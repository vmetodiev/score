==> flow/design.v <==
`timescale 1ns / 1ps
module multi_bit_shift_register
    #(parameter POSITIONS = 8, 
      parameter WIDTH = 8)
        (
            clk,
            si,
            so
        );
    input wire clk;
    input wire [WIDTH-1 : 0] si;
    output wire [WIDTH-1 : 0] so;
    reg [WIDTH-1 : 0] shreg [POSITIONS-1 : 0];
    integer i;
    initial
    begin
        for ( i = 0; i < POSITIONS; i = i + 1 ) begin  
            shreg[i] = 0;
        end
    end
    always @(posedge clk)
    begin
        for ( i = 0; i < POSITIONS - 1; i = i + 1 ) begin  
            shreg[i+1] <= shreg[i];
            shreg[0] <= si;
        end
    end
    assign so = shreg[POSITIONS-1];
endmodule
# Tool chain data of multi_bit_shift_register
# Tool output for the design above, in the order of the flow.
# Line numbers count from 1 in the design file above.
# Library cell names are shortened.
# A cell with - has no value.
# design
design	multi_bit_shift_register
clk_port	clk
library	sky130hd
pvt_corner	tt_025C_1v80

# Elaborated design
# Source: Yosys, flattened and elaborated. Widths are those after wreduce; folded enables and synchronous resets count as part of the registers. Registers that Yosys merges into a memory's read port (data or address) are not register bits. Print and check cells do not count. Equal cells are merged and count once.
# word_totals
out_inout_bits	8
inputBits	9
reg_bits	64

# Longest topological paths
# Yosys ltp: most cells in a row. Word level: on the elaborated netlist, between registers, memories and ports. Mapped: between sequential cells and ports; inverters and the memories' decode and read muxes count.
# depth
depth_word	0
ABC_AREA	0
depth_mapped	0

# Mapped cells and area
# The flow's flattened synthesis, as Yosys stat reports it; memories are mapped. The netlist is that of the ABC_AREA named above (0 if unset); the other value can give another one.
# The area totals of this step are shown rounded.
# synth_totals
mapped_area_um2	1280
n_buf	0
seq_area_um2	1280
flip_flops	64
stdcells	64
# by_type
type	n
dfxtp_1	64

# Path before layout
# Source: OpenSTA report_checks on the synthesized netlist (no wires, ideal clock, input and output delay 20% of the period each), path of least setup slack; recovery checks are left aside. Register names are those of the netlist, which keeps one name where synthesis merged equal registers.
# synth_timing
path_kind	register to output
start	reg shreg[7][0]
end	out so[0]
setup_slack_ns	0.204
path_delay_ns	0.331
tclk_ns	0.669
path_buffers	0
driving_pins	1
t_arrival_ns	0.331
synth_period_reached_ns	0.465
# "path_delay_ns" is the arrival time less input delay plus setup time.
# A path that ends at an output port has no setup time.
# "driving_pins" counts driving pins, that of a launching flip-flop among them; a cell with two outputs on the path counts twice.
# "synth_period_reached_ns" is the clock period less the worst setup slack; recovery checks do not enter. This is arithmetic on one report: input and output delays are still those of the set period (20% each).
# synth_via
path_cell_list	dfxtp_1
elab_chain_cells	0
cells_between	0
# synth_lines
item	line_no	source
start: declaration	13	reg [WIDTH-1 : 0] shreg [POSITIONS-1 : 0];
start: assignment	24	shreg[i+1] <= shreg[i];
end: declaration	12	output wire [WIDTH-1 : 0] so;

# Timing after layout
# Path of least setup slack in the final report of stored run 1 (OpenROAD, finished layout, wires in). Where an end is a register, its clock arrival counts in the times.
# layout_timing
path_kind	register to output
start	reg shreg[7][4]
end	out so[4]
setup_slack_ns	-0.56
path_buffers	1
driving_pins	2
t_arrival_ns	0.80
tclk_ns	0.291
# layout_via
path_cell_list	dfxtp_2 -> buf_6
elab_chain_cells	0
cells_between	0
# layout_lines
item	line_no	source
start: declaration	13	reg [WIDTH-1 : 0] shreg [POSITIONS-1 : 0];
start: assignment	24	shreg[i+1] <= shreg[i];
end: declaration	12	output wire [WIDTH-1 : 0] so;

# Below are 2 stored runs of the flow (Yosys, OpenROAD; platform sky130hd) on multi_bit_shift_register, each with its settings and what was measured, unordered. Constraints: input delay and output delay 20% of the set period each, output load 0.01 pF.
# "achieved_clock_period_ns" = clock period - worst setup slack. The figure is calculated, with input and output delays left at 20% of the set period.
# By "worstPathTime_ns" is meant the share of the clock period that the worst setup path is allowed (20% is reserved at inputs, 20% at outputs), minus its slack. Clock arrival times at its registers enter into it.
# "fin_power_uw" is the tool's figure for a default switching activity; nothing was simulated.
# The measured numbers are rounded.
# Settings: . = not set for that run.
run name	period_ns	CAP_MARGIN	CORE_MARGIN	CORE_UTILIZATION	SLEW_MARGIN	PLACE_DENSITY_LB_ADDON	CORE_ASPECT_RATIO	CELL_PAD_IN_SITES_DETAIL_PLACEMENT	ABC_AREA	GPL_ROUTABILITY_DRIVEN	CTS_CLUSTER_SIZE	CTS_CLUSTER_DIAMETER	final_stdcell_area_um2	finalUtil_pct	design.die.area_um2	achieved_clock_period_ns	total_negative_slack_ns	ys_area_um2	fin_power_uw	worstSetupSlack_ns	fin_hold_ws_ns	worstPathTime_ns	path_kind
stored run 1	0.291	20	2	40	20	.	.	.	.	.	.	.	1630	53.2	3670	0.855	-10.5	1280	14200	-0.564	0.122	0.80	register to output
stored run 2	0.239	20	2	23	20	0.27	1.17	0	0	1	42	315	1650	30.5	6190	0.782	-12.8	1280	18900	-0.543	0.175	0.73	register to output
